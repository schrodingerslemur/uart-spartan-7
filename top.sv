==> flow/design.v <==
module EightSevenSegmentDisplays
  (input  logic [3:0] HEX7, HEX6, HEX5, HEX4, HEX3, HEX2, HEX1, HEX0,
   input  logic       CLOCK_100, reset,
   input  logic [7:0] dec_points,
   input  logic [7:0] blank,
   output logic [3:0] D2_AN, D1_AN,
   output logic [7:0] D2_SEG, D1_SEG);
  logic [7:0] segments7, segments6, segments5, segments4,
              segments3, segments2, segments1, segments0;
   SevenSegmentDisplay ssd(.num7(HEX7),
                           .num6(HEX6),
                           .num5(HEX5),
                           .num4(HEX4),
                           .num3(HEX3),
                           .num2(HEX2),
                           .num1(HEX1),
                           .num0(HEX0),
                           .blank,
                           .dec_points,
                           .HEX7(segments7),
                           .HEX6(segments6),
                           .HEX5(segments5),
                           .HEX4(segments4),
                           .HEX3(segments3),
                           .HEX2(segments2),
                           .HEX1(segments1),
                           .HEX0(segments0)
                          );
  logic cycle_cnt_clr;
  logic index_cnt_en;
  logic [1:0] anode_index;
  logic [3:0] anode_index_onecold;
  logic [16:0] cycle_cnt;
  localparam CNT_LIMIT = 17'd100_000;
  assign cycle_cnt_clr = cycle_cnt == CNT_LIMIT;
  assign index_cnt_en = cycle_cnt_clr;
  SSDCounter #(17) cycle_cntr (
    .CLOCK_100,
    .reset,
    .clr(cycle_cnt_clr),
    .cnt(cycle_cnt),
    .en(1'b1)
    );
  SSDCounter #(2) index_cntr (
    .CLOCK_100,
    .reset,
    .clr(1'b0),
    .cnt(anode_index),
    .en(index_cnt_en)
    );
  OneColdDecoder #(4) anode_decode (
    .sel(anode_index),
    .out(anode_index_onecold)
    );
  always_comb begin
    D1_AN = anode_index_onecold;
    D2_AN = anode_index_onecold;
    case (anode_index)
      2'd0: begin
        D2_SEG = segments0;
        D1_SEG = segments4;
      end
      2'd1: begin
        D2_SEG = segments1;
        D1_SEG = segments5;
      end
      2'd2: begin
        D2_SEG = segments2;
        D1_SEG = segments6;
      end
      2'd3: begin
        D2_SEG = segments3;
        D1_SEG = segments7;
      end
    endcase
  end
endmodule : EightSevenSegmentDisplays
module OneColdDecoder #(
  parameter NUM_OUTPUTS = 4
  ) (
  input  logic [$clog2(NUM_OUTPUTS)-1:0] sel,
  output logic [NUM_OUTPUTS-1:0] out
  );
  always_comb begin
    out = {NUM_OUTPUTS{1'b1}};
    out[sel] = 1'b0;
  end
endmodule : OneColdDecoder
module SSDCounter #(
  parameter WIDTH = 8
  ) (
  input  logic CLOCK_100,
  input  logic reset,
  input  logic clr,
  input  logic en,
  output logic [WIDTH-1:0] cnt
  );
  always_ff @(posedge CLOCK_100, posedge reset) begin
    if (reset)
      cnt <= '0;
    else if (clr)
      cnt <= '0;
    else if (en)
      cnt <= cnt + 1'b1;
  end
endmodule : SSDCounter
module SevenSegmentDisplay
  (input logic [3:0] num7, num6, num5, num4, num3, num2, num1, num0,
   input logic [7:0] blank,
   input logic [7:0] dec_points,
   output logic [7:0] HEX7, HEX6, HEX5, HEX4, HEX3, HEX2, HEX1, HEX0);
   logic [6:0] seg7, seg6, seg5, seg4, seg3, seg2, seg1, seg0;
   HextoSevenSegment digit0(.hex(num0), .segment(seg0));
   HextoSevenSegment digit1(.hex(num1), .segment(seg1));
   HextoSevenSegment digit2(.hex(num2), .segment(seg2));
   HextoSevenSegment digit3(.hex(num3), .segment(seg3));
   HextoSevenSegment digit4(.hex(num4), .segment(seg4));
   HextoSevenSegment digit5(.hex(num5), .segment(seg5));
   HextoSevenSegment digit6(.hex(num6), .segment(seg6));
   HextoSevenSegment digit7(.hex(num7), .segment(seg7));
   assign HEX0 = (blank[0]) ? '1 : {~dec_points[0], seg0};
   assign HEX1 = (blank[1]) ? '1 : {~dec_points[1], seg1};
   assign HEX2 = (blank[2]) ? '1 : {~dec_points[2], seg2};
   assign HEX3 = (blank[3]) ? '1 : {~dec_points[3], seg3};
   assign HEX4 = (blank[4]) ? '1 : {~dec_points[4], seg4};
   assign HEX5 = (blank[5]) ? '1 : {~dec_points[5], seg5};
   assign HEX6 = (blank[6]) ? '1 : {~dec_points[6], seg6};
   assign HEX7 = (blank[7]) ? '1 : {~dec_points[7], seg7};
endmodule: SevenSegmentDisplay
module HextoSevenSegment
  (input  logic [3:0] hex,
   output logic [6:0] segment);
  always_comb
    unique case (hex)
      4'h0: segment = 7'b1000000;
      4'h1: segment = 7'b1111001;
      4'h2: segment = 7'b0100100;
      4'h3: segment = 7'b0110000;
      4'h4: segment = 7'b0011001;
      4'h5: segment = 7'b0010010;
      4'h6: segment = 7'b0000010;
      4'h7: segment = 7'b1111000;
      4'h8: segment = 7'b0000000;
      4'h9: segment = 7'b0011000;
      4'hA: segment = 7'b0001000;
      4'hB: segment = 7'b0000011;
      4'hC: segment = 7'b1000110;
      4'hD: segment = 7'b0100001;
      4'hE: segment = 7'b0000110;
      4'hF: segment = 7'b0001110;
    endcase
endmodule : HextoSevenSegment
module top (
  input  logic CLOCK_100,
  input  logic UART_rxd,
  output logic UART_txd,
  input  logic [3:0] BTN,
  input  logic [15:0] SW,
  output logic [3:0] D1_AN, D2_AN,
  output logic [7:0] D1_SEG, D2_SEG
);
  logic en;
  logic [7:0] rx_data;
  uart #(
    .BAUD_RATE   (115_200),
    .CLOCK_FREQ  (100_000_000),
    .DATA_BITS   (16)
  ) uart_inst (
    .clock (CLOCK_100),
    .reset (BTN[0]),
    .tx_data (SW[7:0]),
    .tx_send (BTN[1]),
    .tx_busy (),
    .rx_data (rx_data),
    .rx_valid (en),
    .rx (UART_rxd),
    .tx (UART_txd)
  );
  logic [3:0] HEX0, HEX1, HEX2, HEX3, HEX4,
              HEX5, HEX6, HEX7;
  logic [6:0] received_val;
  EightSevenSegmentDisplays sseg (
    .CLOCK_100,
    .reset(),
    .dec_points(8'b0),
    .blank(8'b0),
    .*
  );
  logic right;
  logic [6:0] left_val, right_val;
  assign {right, received_val} = rx_data;
  assign HEX0 = SW[7:0];  
  assign {HEX7, HEX6} = left_val;  
  assign {HEX5, HEX4} = right_val;
  always_ff @(posedge CLOCK_100 or posedge BTN[0]) begin
      if (BTN[0]) begin
        left_val <= '0;
        right_val <= '0;
      end else if (en) begin
        if (right)
          right_val <= received_val;
        else
          left_val <= received_val;
      end
  end
endmodule: top
module uart #(
    parameter BAUD_RATE   = 9600,
    parameter CLOCK_FREQ  = 50000000,
    parameter DATA_BITS   = 8
)
(   input  logic        clock,
    input  logic        reset,
    input  logic [DATA_BITS-1:0]  tx_data,
    input  logic        tx_send,
    output logic        tx_busy,
    output logic [DATA_BITS-1:0]  rx_data,
    output logic        rx_valid,
    input  logic        rx,      
    output logic        tx       
);
  uart_rx #(
    .BAUD_RATE   (BAUD_RATE),
    .CLOCK_FREQ  (CLOCK_FREQ),
    .DATA_BITS   (DATA_BITS)
  )
  rx_inst (.*);
  uart_tx #(
    .BAUD_RATE   (BAUD_RATE),
    .CLOCK_FREQ  (CLOCK_FREQ),
    .DATA_BITS   (DATA_BITS)
  ) 
  tx_inst (.*);
endmodule: uart
module uart_rx #(
    parameter BAUD_RATE = 9600,
    parameter CLOCK_FREQ = 50000000,
    parameter DATA_BITS = 8
)
(
    input  logic clock, reset,
    input  logic rx,
    output logic [DATA_BITS-1:0] rx_data,
    output logic rx_valid
);
localparam int BIT_CYCLES = CLOCK_FREQ / BAUD_RATE;  
localparam int HALF_BIT_CYCLES = BIT_CYCLES / 2;  
int clock_count;
int bit_count;
logic HALF_BIT, FULL_BIT;
assign FULL_BIT = (clock_count == BIT_CYCLES);
assign HALF_BIT = (clock_count == HALF_BIT_CYCLES);
logic RX_COMPLETE;
assign RX_COMPLETE = (bit_count == DATA_BITS-1);
typedef enum logic [1:0] {
    IDLE,
    START,
    DATA,
    STOP
} state_t;
state_t state;
always_ff @(posedge clock, posedge reset) begin
    rx_valid <= 0;  
    if (reset) begin
        state <= IDLE;
    end
    else begin
        case (state) 
            IDLE: begin
                clock_count <= 0;
                bit_count <= 0;
                if (rx == 1'b0) begin
                    state <= START;
                end
                else begin
                    state <= IDLE;
                end
            end
            START: begin
                if (HALF_BIT) begin
                    if (rx == 1'b0) begin
                        clock_count <= 0;
                        bit_count <= 0;
                        state <= DATA;
                    end
                    else begin
                        state <= IDLE;  
                    end
                end
                else begin
                    clock_count <= clock_count + 1;
                    state <= START;
                end
            end
            DATA: begin
                if (FULL_BIT) begin
                    clock_count <= 0;
                    rx_data[bit_count] <= rx;
                    if (RX_COMPLETE) begin
                        state <= STOP;
                    end
                    else begin
                        bit_count <= bit_count + 1;
                        state <= DATA;
                    end
                end
                else begin
                    clock_count <= clock_count + 1;
                    state <= DATA;
                end
            end
            STOP: begin
                if (FULL_BIT) begin
                    if (rx == 1'b1) begin
                        rx_valid <= 1;
                    end
                    state <= IDLE;
                end
                else begin
                    clock_count <= clock_count + 1;
                    state <= STOP;
                end
            end
        endcase
    end
end
endmodule: uart_rx
module uart_tx #(
    parameter int BAUD_RATE = 9600,
    parameter int CLOCK_FREQ = 50000000,
    parameter int DATA_BITS = 8
)
(
    input  logic clock, reset,
    input  logic [DATA_BITS-1:0] tx_data,
    input  logic tx_send,
    output logic tx_busy,
    output logic tx
);
    localparam int BIT_CYCLES = CLOCK_FREQ / BAUD_RATE;
    int clock_count, bit_count;
    logic FULL_BIT;
    assign FULL_BIT = (clock_count == BIT_CYCLES);
    logic TX_COMPLETE;
    assign TX_COMPLETE = (bit_count == DATA_BITS-1);
    logic [DATA_BITS-1:0] tx_shift_reg;
    assign tx_busy = (state != IDLE);
    typedef enum logic [1:0] {
        IDLE,
        START,
        DATA,
        STOP
    } state_t;
    state_t state;
    always_ff @(posedge clock, posedge reset) begin
        if (reset) begin
            clock_count <= 0;
            bit_count <= 0;
            tx_shift_reg <= '0;
            tx <= 1;
            state <= IDLE;
        end
        else begin
            case (state)
                IDLE: begin
                    clock_count <= 0;
                    bit_count <= 0;
                    tx <= 1;
                    if (tx_send) begin
                        tx_shift_reg <= tx_data;
                        state <= START;
                    end
                    else
                        state <= IDLE;
                end
                START: begin
                    tx <= 0;
                    if (FULL_BIT) begin
                        clock_count <= 0;
                        state <= DATA;
                    end
                    else begin
                        clock_count <= clock_count + 1;
                        state <= START;
                    end
                end
                DATA: begin
                    tx <= tx_shift_reg[0];
                    if (FULL_BIT) begin
                        tx_shift_reg <= {1'b0, tx_shift_reg[DATA_BITS-1:1]};
                        clock_count <= 0;
                        if (TX_COMPLETE) begin
                            state <= STOP;
                        end
                        else begin
                            bit_count <= bit_count + 1;
                            state <= DATA;
                        end
                    end
                    else begin
                        clock_count <= clock_count + 1;
                        state <= DATA;
                    end
                end
                STOP: begin
                    tx <= 1;
                    if (FULL_BIT) begin
                        state <= IDLE;
                    end
                    else begin
                        clock_count <= clock_count + 1;
                        state <= STOP;
                    end
                end
                default: state <= IDLE;
            endcase
        end
    end
endmodule: uart_tx
==> Tool chain data of top <==
Tool output for the design above, in the order of the flow.
Line numbers count from 1 in the design file above.
Library cell names are shortened.
{ "setup": {"top": "top", "clock_port": "CLOCK_100", "lib": "sky130hd", "lib_corner": "tt_025C_1v80"} }

==> Word-level counts <==
Yosys after proc, flatten, opt, wreduce and memory -nomap, before mapping. Memory bits, and registers merged into a memory's read port (data or address), are not among the register bits. Print and check cells are not counted. Equal cells are merged and count once.
Memory sizes are those after Yosys's memory passes, which may raise the word count (mostly to a power of two), join words into wider ones and drop unused or constant bits.
{ "classes": {"div": 0, "n_addsub": 8, "equal": 25, "cmp": 0, "bitwise": 8, "mux": 40, "shift": 4, "mul": 0, "reduce_and_logical": 18} }
{ "op_table": {"columns": ["cell", "n"], "rows": [
  ["2-to-1 mux 32 bit", 11],
  ["parallel mux 32 bit (select 3 bit)", 2],
  ["adder 32 x 2 -> 32 bit (second input constant)", 4],
  ["parallel mux 32 bit (select 4 bit)", 1],
  ["equality test 32 x 11 -> 1 bit (second input constant)", 2],
  ["equality test 32 x 5 -> 1 bit (second input constant)", 2],
  ["parallel mux 32 bit (select 2 bit)", 1],
  ["parallel mux 8 bit (select 4 bit)", 2],
  ["2-to-1 mux 16 bit", 4],
  ["variable shift 1 x 33 -> 16 bit", 1],
  ["variable shift 1 x 33 -> 16 bit (first input constant)", 1],
  ["negation 32 -> 33 bit", 1],
  ["equality test 32 x 10 -> 1 bit (second input constant)", 1],
  ["parallel mux 16 bit (select 2 bit)", 1],
  ["inequality test 2 bit (second input constant)", 9],
  ["adder 17 x 1 -> 17 bit (second input constant)", 1],
  ["equality test 17 bit (second input constant)", 1],
  ["2-to-1 mux 17 bit", 1],
  ["AND 16 bit", 1],
  ["bitwise OR 16 bit", 1],
  ["NOT 16 bit", 1],
  ["parallel mux 2 bit (select 4 bit)", 2],
  ["equality test 2 bit (second input constant)", 6],
  ["2-to-1 mux 2 bit", 5],
  ["AND reduction 3 bit", 3],
  ["2-to-1 mux 1 bit", 9],
  ["variable shift 1 x 3 -> 4 bit (first input constant)", 2],
  ["nonzero test 4 bit", 2]
]} }
Other operator kinds: 16; their cells: 25.
{ "word_totals": {"n_memories": 8, "clocked_rd_ports_x_width": 0, "inputBits": 22, "reg_bits": 199, "ram_bits": 0, "latchBits": 0, "word_cells": 125, "mem_bits_ro": 896} }
{ "memory_table": {"columns": ["memory", "size", "width", "rd", "wr", "line", "rtl"], "rows": [
  ["(no name shown)", 16, 7, 1, 0, 134, "unique case (hex)"],
  ["(no name shown)", 16, 7, 1, 0, 134, null],
  ["(no name shown)", 16, 7, 1, 0, 134, null],
  ["(no name shown)", 16, 7, 1, 0, 134, null],
  ["(no name shown)", 16, 7, 1, 0, 134, null],
  ["(no name shown)", 16, 7, 1, 0, 134, null]
]} }
Further memories, not shown: 2.

==> Longest topological paths <==
Depth = most cells in a row (Yosys ltp): at word level without a register or memory, in the mapped netlist without a sequential cell, where the memories' decode and read muxes count.
{ "logic_depth": {"word_depth": 7, "ABC_AREA": 0, "ltp_mapped": 12, "mapped_depth_nobuf": 10} }

==> After synthesis <==
The flow's flattened synthesis, as Yosys stat reports it; memories are mapped. The netlist is that of the ABC_AREA named above (0 if unset); the other value can give another one.
{ "types": {"columns": ["type", "n"], "rows": [
  ["dfrtp_1", 83],
  ["edfxtp_1", 69],
  ["nor2_1", 168],
  ["xor2_1", 59],
  ["xnor2_1", 52],
  ["nand2_1", 93],
  ["nand3_1", 53],
  ["o21ai_0", 50],
  ["ha_1", 18],
  ["nand4_1", 36],
  ["and3_1", 28],
  ["nor3_1", 35],
  ["nor4_1", 28],
  ["clkbuf_1", 36],
  ["inv_1", 36],
  ["or3_1", 21],
  ["mux2i_1", 13],
  ["and4_1", 12]
]} }
Other cell types: 57; their cells: 196.
{ "mapped": {"area_um2": 9879.5, "flip_flops": 155, "mapped_cells": 1086, "seq_area_um2": 4227.8, "buf_cells": 65} }
By module: a second synthesis without flattening, with its own total; a netlist apart from the flattened one above.
{ "hier_totals": {"cells_unflattened": 1610, "hier_area_um2": 15202.1} }
Each row is one instance without its submodules.
{ "by_module": {"columns": ["module", "seq_area_um2", "mod_area_um2", "instances", "n_cells"], "rows": [
  ["uart_rx", 2528.7, 5893.2, 1, 623],
  ["uart_tx", 2078.2, 4683.2, 1, 473],
  ["HextoSevenSegment", 0.0, 267.8, 8, 35],
  ["SSDCounter (WIDTH=17)", 425.4, 885.8, 1, 93],
  ["top", 350.3, 573.0, 1, 33],
  ["EightSevenSegmentDisplays", 0.0, 509.2, 1, 32],
  ["SevenSegmentDisplay", 0.0, 400.4, 1, 64],
  ["SSDCounter (WIDTH=2)", 50.0, 92.6, 1, 8],
  ["OneColdDecoder (NUM_OUTPUTS=4)", 0.0, 22.5, 1, 4],
  ["uart", 0.0, 0.0, 1, 0]
]} }

==> Path before layout <==
Path of least setup slack by OpenSTA after synthesis, without wires, with an ideal clock, recovery checks aside; 20% of the period is set as input and as output delay. Where synthesis merged equal registers, the netlist keeps one of their names.
{ "synth_path": {"kind": "input-to-reg", "start": "input port BTN[0]", "end": "register uart_inst.rx_inst.bit_count[0]", "arrival_ns": 3.832, "setup_ns": 0.392, "t_required_ns": 4.258, "path_delay_ns": 3.294, "stages": 2, "path_slack_ns": 0.426, "clock_period_ns": 4.65, "synth_period_reached_ns": 4.224} }
"path_delay_ns" = arrival - input delay + setup time.
"stages" counts driving pins, that of a launching flip-flop among them; a cell with two outputs on the path counts twice.
"synth_period_reached_ns" is the clock period less the worst setup slack; recovery checks do not enter. This is arithmetic on one report: input and output delays are still those of the set period (20% each).
Between the ends stands the longest chain of elaborated cells between them, by number of cells; it is not shown to be the way that was timed. Of several equally long chains one is given.
Each line given opens the expression or statement behind the cell; cells for indexed reads and writes are added by Yosys, which also makes memories of some case tables.
A register here has more assigning lines than the two given.
{ "synth_via": {"cell_sequence": "inv_1 and3_1", "elab_chain_cells": 2, "cells_between": 2, "cone_lines": 0} }
{ "synth_lines": {"columns": ["item", "line", "rtl"], "rows": [
  ["start, declared", 157, "input  logic [3:0] BTN,"],
  ["NOT 1 bit", null, null],
  ["AND reduction 6 bit", null, null],
  ["end, assigned", 271, "bit_count <= 0;"],
  ["end, assigned", 303, "bit_count <= bit_count + 1;"],
  ["end, declared", 249, "int bit_count;"]
]} }

==> Path in the finished layout <==
Path of least setup slack in the final report of run 1 (OpenROAD, finished layout, wires in). Where an end is a register, its clock arrival counts in the times.
{ "layout_path": {"kind": "reg-to-reg", "start": "register uart_inst.rx_inst.bit_count[0]", "end": "register uart_inst.rx_inst.rx_data[7]", "setup_ns": 0.24, "path_slack_ns": 0.50, "clock_period_ns": 3.79, "stages": 10, "t_required_ns": 3.98, "arrival_ns": 3.48} }
Between the ends stands the longest chain of elaborated cells between them, by number of cells; it is not shown to be the way that was timed. Of several equally long chains one is given.
A register here has more assigning lines than the two given.
Lines with a computed index may be missing from the assigning lines.
{ "layout_via": {"cell_sequence": "edfxtp_1 buf_4 or4_4 buf_6 or3_1 and2_4 a2111oi_4 o2111ai_4 nor3_2 mux2_1", "elab_chain_cells": 7, "cells_between": 8, "cone_lines": 3} }
{ "layout_lines": {"columns": ["item", "line", "rtl"], "rows": [
  ["start, declared", 249, "int bit_count;"],
  ["start, assigned", 271, "bit_count <= 0;"],
  ["start, assigned", 303, "bit_count <= bit_count + 1;"],
  ["negation 32 -> 33 bit", 298, "rx_data[bit_count] <= rx;"],
  ["variable shift 1 x 33 -> 16 bit", 298, null],
  ["NOT 16 bit", 298, null],
  ["AND 16 bit", 298, null],
  ["bitwise OR 16 bit", 298, null],
  ["2-to-1 mux 16 bit", 296, "if (FULL_BIT) begin"],
  ["2-to-1 mux 16 bit", 268, "case (state)"],
  ["end, declared", 243, "output logic [DATA_BITS-1:0] rx_data,"]
]} }

# Flow runs of top

Stored flow runs of top (2 of them; Yosys, OpenROAD, sky130hd). They differ in their settings and are not a sequence. Constraints: input delay and output delay 20% of the set period each, output load 0.01 pF.
"achieved_period_ns" is the run's clock period less its worst setup slack. It is reckoned from that one timing run; input and output delays stay at 20% of the period that was set.
By "worstPathTime_ns" is meant the share of the clock period that the worst setup path is allowed (20% is reserved at inputs, 20% at outputs), minus its slack. Clock arrival times at its registers enter into it.
"design_power_mw": no workload was simulated; the value follows from the tool's default switching activity.
[
  {
    "run": "run 1",
    "settings": { "period_ns": 3.79, "CORE_UTILIZATION": 35, "SETUP_SLACK_MARGIN": 0.52, "CELL_PAD_IN_SITES_GLOBAL_PLACEMENT": 2, "GPL_ROUTABILITY_DRIVEN": 0, "CTS_CLUSTER_SIZE": 53, "MAX_ROUTING_LAYER": "met4", "CAP_MARGIN": 20, "CORE_MARGIN": 2, "SLEW_MARGIN": 20 },
    "results": { "yosys.chip_area_um2": 9879.5, "die_area_um2": 29587.4, "stdcell_area_um2": 11836.4, "layout_utilization_pct": 42.6, "fin_ws_ns": 0.500, "setup_tns_ns": 0.000, "design_power_mw": 3.703, "achieved_period_ns": 3.290, "worstPathTime_ns": 3.29, "timing.worst_path_kind": "reg-to-reg" }
  },
  {
    "run": "run 2",
    "settings": { "period_ns": 4.57, "CORE_UTILIZATION": 59, "CAP_MARGIN": 20, "CORE_MARGIN": 2, "SLEW_MARGIN": 20 },
    "results": { "yosys.chip_area_um2": 9879.5, "die_area_um2": 17795.6, "stdcell_area_um2": 10796.6, "layout_utilization_pct": 65.6, "fin_ws_ns": 0.606, "setup_tns_ns": 0.000, "design_power_mw": 2.987, "achieved_period_ns": 3.964, "worstPathTime_ns": 2.14, "timing.worst_path_kind": "input-to-output" }
  }
]
